==> flow/design.v <==
module bit_scaler(
clk,
rdy_in,
akn_out,
rdy_out,
akn_in,
request,
time_output
);
input       clk               ;
input       rdy_in            ;
input       akn_in            ;
input       [7:0]request      ; 
output reg  rdy_out           ;
output reg  akn_out           ;
output reg  [31:0]time_output ; 
reg         [1:0] state       ; 
reg         [31:0]data        ;
localparam WAIT = 2'b00, SAVE = 2'b01, MULTIPLY = 2'b10, SEND = 2'b11;
parameter NUMERATOR = 32'HABE0, DENOMINATOR = 32'hFF, OFFSET = 32'HD0FC;
initial begin
  state = WAIT               ;
  data <= 32'b0              ;
  rdy_out <= 1'b0            ;
  akn_out <= 1'b0            ;
  time_output <= 32'b0       ;
end
always@(posedge clk)begin
  case(state)
    WAIT: begin
      if(rdy_in)begin
        data[7:0] <= request;
        state <= SAVE;
        time_output <= 32'b0;
        akn_out <= 1'b1; 
      end
    end
    SAVE: begin
       akn_out <= 1'b1;
      if(~rdy_in)begin
        akn_out <= 1'b0;
        state <= MULTIPLY;
      end
    end
    MULTIPLY: begin
      time_output <= NUMERATOR * data / DENOMINATOR  + OFFSET;
      state <= SEND;
    end
    SEND: begin
      rdy_out <= 1'b1;
      if(akn_in)begin
        rdy_out <= 1'b0;
        state <= WAIT;
      end
    end
    default begin
      state <= WAIT;
    end
  endcase
end
endmodule 
module pwm_signal(
clk,
pulse_request,
pwm_out,
new_data_ready,
data_recieved,
tap
);
input           clk                       ; 
input     [31:0]pulse_request             ; 
input           new_data_ready            ; 
output reg      pwm_out                   ; 
output reg      data_recieved             ; 
output reg      [7:0]tap                  ;
reg       [31:0]pulse_length              ; 
reg       [31:0]_time                     ; 
parameter MIN_PULSE_LENGTH = 32'HD0FC, MAX_PULSE_LENGTH = 32'h17CDC,  FRAME = 32'h10C8E0; 
initial begin
  pulse_length      <= MIN_PULSE_LENGTH    ;
  pwm_out           <= 1'b0                ; 
  _time             <= 32'h0               ; 
  data_recieved     <= 1'b0                ;
  tap               <= MIN_PULSE_LENGTH    ;
end
always@(posedge clk)begin
  if(new_data_ready)begin
    if(pulse_request >= MAX_PULSE_LENGTH) begin
      pulse_length <= MAX_PULSE_LENGTH;	
    end else if(pulse_request < MIN_PULSE_LENGTH) begin
      pulse_length <= MIN_PULSE_LENGTH;	
    end else begin
      pulse_length <= pulse_request;	
    end
    data_recieved  <= 1'b1;
	 tap            <= pulse_length[7:0];
  end else begin
    data_recieved  <= 1'b0; 
  end
end
always@(posedge clk)begin
  _time = _time + 1'b1;
  if(_time >= FRAME)begin
    _time    <= 31'h0;
    pwm_out  <= 1'b1;
  end else if(_time >= pulse_length) begin
     pwm_out <= 1'b0;
  end
end
endmodule 
module servo_driver(
clk,
pulse_request,
pwm_out,
rdy_in,
akn_in_out,
addr,
tap
);
input           clk                          ; 
input      [7:0]pulse_request                ; 
input           rdy_in                       ; 
input      [7:0]addr                         ;
output          pwm_out                      ; 
inout           akn_in_out                   ; 
output     [7:0]tap                          ;
reg               go                         ;
reg               bs_rdy                     ;
wire              bs_akn                     ;
reg          [1:0]state                      ;
reg               local_akn                  ;
wire              pwm_rdy                    ;
wire              pwm_akn                    ;
wire        [31:0]data                       ;
localparam WAIT = 2'H0, SEND_DATA = 2'H1, SEND_AKN = 2'H2;
parameter LOCAL_ADDR = 8'H1          ;
parameter MIN_PULSE_LENGTH = 32'HD0FC, MAX_PULSE_LENGTH = 32'h17CDC,  FRAME = 32'h10C8E0;
parameter NUMERATOR = (MAX_PULSE_LENGTH - MIN_PULSE_LENGTH), DENOMINATOR = 32'hFF, OFFSET = MIN_PULSE_LENGTH;
initial begin
  local_akn      <= 1'B0                    ;
  bs_rdy         <= 1'B0                    ;
  state          <= WAIT;
end
assign akn_in_out = (local_akn) ? 1'B1 : 1'BZ;
bit_scaler #(.NUMERATOR(NUMERATOR),.DENOMINATOR(DENOMINATOR),.OFFSET(OFFSET)) bs (
clk,
bs_rdy, 	
bs_akn,	
pwm_rdy,        
pwm_akn,         
pulse_request,        
data    
);
pwm_signal #(.MIN_PULSE_LENGTH(MIN_PULSE_LENGTH), .MAX_PULSE_LENGTH(MAX_PULSE_LENGTH), .FRAME(FRAME)) PWM1(
clk,
data,  
pwm_out,        
pwm_rdy, 
pwm_akn,
tap  
);
always@(posedge clk)begin
  case(state)
    WAIT:begin
      if(rdy_in && (addr == LOCAL_ADDR))begin
        bs_rdy = 1'B1;
        state <= SEND_DATA;
      end
    end SEND_DATA: begin
      if(bs_akn && ~ local_akn)begin
        bs_rdy = 1'B0;
        local_akn <= 1'B1;
        state <= SEND_AKN;
      end
    end SEND_AKN: begin
      if(~rdy_in && local_akn)begin
        state <= WAIT;
        local_akn <= 1'B0;
      end
    end default begin
      state <= WAIT;
    end
  endcase
end
endmodule 
======== Reports on servo_driver ========
The steps from the RTL of servo_driver to its reports follow in flow order.
Lines are those of the file above, counted from 1.
Cell names lack the library's common part.
The mark - stands for no value.
design
  design top .............................. servo_driver
  clock input ............................. clk
  standard-cell library ................... sky130hd
  library corner .......................... tt_025C_1v80

======== Word-level counts ========
Source: Yosys, flattened and elaborated, memories not mapped. Widths are those after wreduce. Registers that Yosys merges into a memory's read port (data or address) are not register bits. Print and check cells do not count. Equal cells are merged and count once.
bit counts
  register bits after elaboration ......... 122
  latch bits .............................. 0
  memory bits (writable) .................. 0
  ROM bits ................................ 0
  clocked read ports x word width ......... 0
  memory cells ............................ 0
  bits of input ports ..................... 18
  output and inout bits ................... 10
cells by class
  add/subtract/negate cells ............... 2
  $mul .................................... 1
  div/mod/pow operators ................... 1
  $lt $le $gt $ge ......................... 4
  equality and inequality tests ........... 12
  shift-type cells ........................ 0
  multiplexer cells ....................... 23
  bitwise gates (word level) .............. 2
  reductions and logical operators ........ 18
operators with widths
  cell                                                                  number
  divider 32 x 8 -> 32 bit (second input constant)                      1
  multiplier 11 x 8 -> 19 bit (first input constant)                    1
  parallel mux 32 bit (select 2 bit)                                    1
  adder 32 x 1 -> 32 bit (second input constant)                        1
  adder 32 x 16 -> 32 bit (second input constant)                       1
  < comparator 32 x 16 -> 1 bit (second input constant)                 1
  greater-or-equal comparator 32 x 17 -> 1 bit (second input constant)  1
  greater-or-equal comparator 32 x 21 -> 1 bit (second input constant)  1
  greater-or-equal comparator 32 bit                                    1
  two-way mux 32 bit                                                    1
  two-way mux 17 bit                                                    1
  two-way mux 2 bit                                                     6
  != test 2 bit (second input constant)                                 5
  AND reduction 3 bit                                                   3
  two-way mux 1 bit                                                     9
  nonzero test 2 bit                                                    4
  == test 8 x 1 -> 1 bit (second input constant)                        1
  parallel mux 2 bit (select 4 bit)                                     1
  == test 2 bit (second input constant)                                 3
  AND reduction 2 bit                                                   3
  parallel mux 2 bit (select 3 bit)                                     1
  parallel mux 1 bit (select 2 bit)                                     3
  == test 2 x 1 -> 1 bit (second input constant)                        2
  logical NOT 2 bit                                                     2
  AND reduction 4 bit                                                   1
  nonzero test 4 bit                                                    1
  logical AND 1 bit                                                     3
  NOT 1 bit                                                             2
Other operator kinds: 2; their cells: 2.

======== Depth ========
Depth = most cells in a row (Yosys ltp): at word level without a register or memory, in the mapped netlist without a sequential cell, where the memories' decode and read muxes count.
logic depth
  word-level depth ........................ 4
  ABC_AREA ................................ 0
  mapped depth ............................ 65

======== Synthesis result ========
Source: synth_stat.txt of the flow (Yosys; design flattened, memories mapped). It holds for the ABC_AREA given above (unset counts as 0); a run with the other value may have another netlist.
synthesis totals
  mapped cells ............................ 1,206
  chip area (Yosys) ....................... 10,291.1 sq um
  area of sequential cells ................ 2,482.4 sq um
  flip-flop cells ......................... 94
  buffer cells ............................ 26
cells by type
  cell type  number  total area (sq um)
  edfxtp_1   60      1.8E+03
  ha_1       80      1,000.96
  dfxtp_1    34      680.653
  fa_1       25      500.48
  nor2_1     106     397.882
  inv_1      105     394.128
  xnor2_1    40      350.336
  nand2_1    84      315.302
  a21oi_1    49      245.235
  nand3_1    49      245.235
  o21ai_0    47      235.226
  xor2_1     25      218.96
  nor3_1     35      175.168
  and3_1     27      168.912
  a21o_1     21      157.651
  o211ai_1   19      142.637
  and2_1     21      131.376
  a31oi_1    19      118.864
Other cell types: 96; their cells: 360.
The figures by module come from a second, unflattened synthesis with its own total; it is not the netlist above.
second synthesis, totals
  cells (unflattened synthesis) ........... 1,372
  area (unflattened synthesis) ............ 12,081.6 sq um
Each row is one instance without its submodules.
by module
  module        times used  cells  area (sq um)  seq. area (sq um)
  bit_scaler    1           956    7,817.5       900.9
  pwm_signal    1           394    4,022.6       1,881.8
  servo_driver  1           22     241.5         120.1

======== Timing after synthesis ========
Source: OpenSTA report_checks on the synthesized netlist (no wires, ideal clock, input and output delay 20% of the period each), path of least setup slack; recovery checks are left aside. Register names are those of the netlist, which keeps one name where synthesis merged equal registers.
timing after synthesis
  kind .................................... register to register
  start ................................... reg bs.data[6]
  end ..................................... reg bs.time_output[0]
  period .................................. 21.1 ns
  library setup time ...................... 0.261 ns
  launch time at the first pin ............ 0.000 ns
  data arrival time ....................... 14.999 ns
  path slack .............................. 5.840 ns
  path delay .............................. 15.260 ns
  stages on the path ...................... 62
  synthesis period reached ................ 15.26 ns
"path delay" = arrival - input delay + setup time.
"stages on the path": output pins that drive a net of the path, with the launching flip-flop's if there is one; two outputs of one cell count as two.
"synthesis period reached" is the clock period less the worst setup slack; recovery checks do not enter. This is arithmetic on one report: input and output delays are still those of the set period (20% each).
Between the ends stands the longest chain of elaborated cells between them, by number of cells; it is not shown to be the way that was timed. Of several equally long chains one is given.
Each line given opens the expression or statement behind the cell; cells for indexed reads and writes are added by Yosys, which also makes memories of some case tables.
on the way, after synthesis
  path through ............................ edfxtp_1 -> fa_1 -> inv_1 -> fa_1 -> fa_1 -> fa_1 -> inv_1 -> ha_1 -> o211ai_1 -> o211a_1 -> o31ai_1 -> and3_1 -> buf_2 -> nand4_4 -> or3_4 -> a21oi_1 -> o2111ai_2 -> or3_1 -> [26 not listed] -> nor2_1 -> o2111a_1 -> a211oi_1 -> ha_1 -> o21ai_0 -> a221oi_4 -> xnor2_1 -> ha_1 -> nand2_4 -> or3_1 -> inv_2 -> xnor2_1 -> ha_1 -> inv_1 -> nor2_1 -> o2111a_1 -> or4b_1 -> o311a_1
  cells in the longest elaborated chain ... 4
ends and longest elaborated chain, after synthesis
  element                             line  RTL
  from (decl)                         18    reg         [31:0]data        ;
  from (assign)                       32    data[7:0] <= request;
  multiplier 11 x 8 -> 19 bit         46    time_output <= NUMERATOR * data / DENOMINATOR  + OFFSET;
  divider 32 x 8 -> 32 bit            46
  adder 32 x 16 -> 32 bit             46
  parallel mux 32 bit (select 2 bit)  29    case(state)
  to (assign)                         34    time_output <= 32'b0;
  to (assign)                         46
  to (decl)                           16    output reg  [31:0]time_output ;

======== Worst path after layout ========
Path of least setup slack in the final report of stored run 2 (OpenROAD, finished layout, wires in). Where an end is a register, its clock arrival counts in the times.
timing post-layout
  kind .................................... register to register
  start ................................... reg bs.data[5]
  end ..................................... reg bs.time_output[0]
  period .................................. 11.5 ns
  library setup time ...................... 0.25 ns
  launch time at the first pin ............ 0.34 ns
  data arrival time ....................... 14.64 ns
  path slack .............................. -3.05 ns
  stages on the path ...................... 64
Between the ends stands the longest chain of elaborated cells between them, by number of cells; it is not shown to be the way that was timed. Of several equally long chains one is given.
on the way, post-layout
  path through ............................ edfxtp_1 -> buf_4 -> buf_4 -> ha_4 -> fa_1 -> inv_1 -> fa_2 -> inv_2 -> fa_1 -> ha_4 -> buf_8 -> a21o_4 -> a211o_1 -> a2111oi_4 -> o211a_4 -> nand2_4 -> or3_4 -> a21oi_4 -> [28 not listed] -> nor2_4 -> o2111a_1 -> a211oi_2 -> ha_2 -> o21ai_2 -> a221oi_4 -> xnor2_2 -> ha_2 -> nand2_4 -> or3_4 -> inv_4 -> xnor2_4 -> ha_4 -> inv_2 -> nor2_2 -> o2111a_1 -> or4b_1 -> o311a_1
  cells in the longest elaborated chain ... 4
ends and longest elaborated chain, post-layout
  element                             line  RTL
  from (decl)                         18    reg         [31:0]data        ;
  from (assign)                       32    data[7:0] <= request;
  multiplier 11 x 8 -> 19 bit         46    time_output <= NUMERATOR * data / DENOMINATOR  + OFFSET;
  divider 32 x 8 -> 32 bit            46
  adder 32 x 16 -> 32 bit             46
  parallel mux 32 bit (select 2 bit)  29    case(state)
  to (assign)                         34    time_output <= 32'b0;
  to (assign)                         46
  to (decl)                           16    output reg  [31:0]time_output ;

Hand-over note for servo_driver

2 stored runs of servo_driver in the flow (synthesis by Yosys, layout by OpenROAD, sky130hd cells), in arbitrary order. Constraints: input delay and output delay 20% of the set period each, output load 0.01 pF.
"time on the worst setup path" means the part of the period allowed to the worst setup path (the constraints hold back 20% at inputs and 20% at outputs) less its slack; where the path has registers, the arrival times of their clocks count too.

---- stored run 1 ----
settings
  period_ns = 20.3
  CORE_UTILIZATION = 72
  PLACE_DENSITY_LB_ADDON = 0.08
  CORE_ASPECT_RATIO = 1.05
  CORE_MARGIN = 9
  CELL_PAD_IN_SITES_GLOBAL_PLACEMENT = 1
  ABC_AREA = 1
  GPL_TIMING_DRIVEN = 0
  CTS_CLUSTER_DIAMETER = 90
  MAX_ROUTING_LAYER = met4
  CAP_MARGIN = 20
  SLEW_MARGIN = 20
results
  not finished: placement ended with error FLW-0024

---- stored run 2 ----
settings
  period_ns = 11.5
  CORE_UTILIZATION = 38
  PLACE_DENSITY_LB_ADDON = 0.18
  HOLD_SLACK_MARGIN = 0.21
  CORE_ASPECT_RATIO = 0.97
  CORE_MARGIN = 5
  CELL_PAD_IN_SITES_GLOBAL_PLACEMENT = 1
  TNS_END_PERCENT = 35
  GPL_TIMING_DRIVEN = 0
  GPL_ROUTABILITY_DRIVEN = 1
  CTS_CLUSTER_SIZE = 33
  MAX_ROUTING_LAYER = met4
  CAP_MARGIN = 20
  SLEW_MARGIN = 20
results
  final design utilization ................ 0.534
  die size ................................ 30,473.6 sq um
  chip area after synthesis (Yosys) ....... 10,291.1 sq um
  worst hold slack in the final report .... 0.450 ns
  time on the worst setup path ............ 14.55 ns
  type of the worst setup path ............ register to register
  setup slack of the worst path ........... -3.052 ns

End of note.
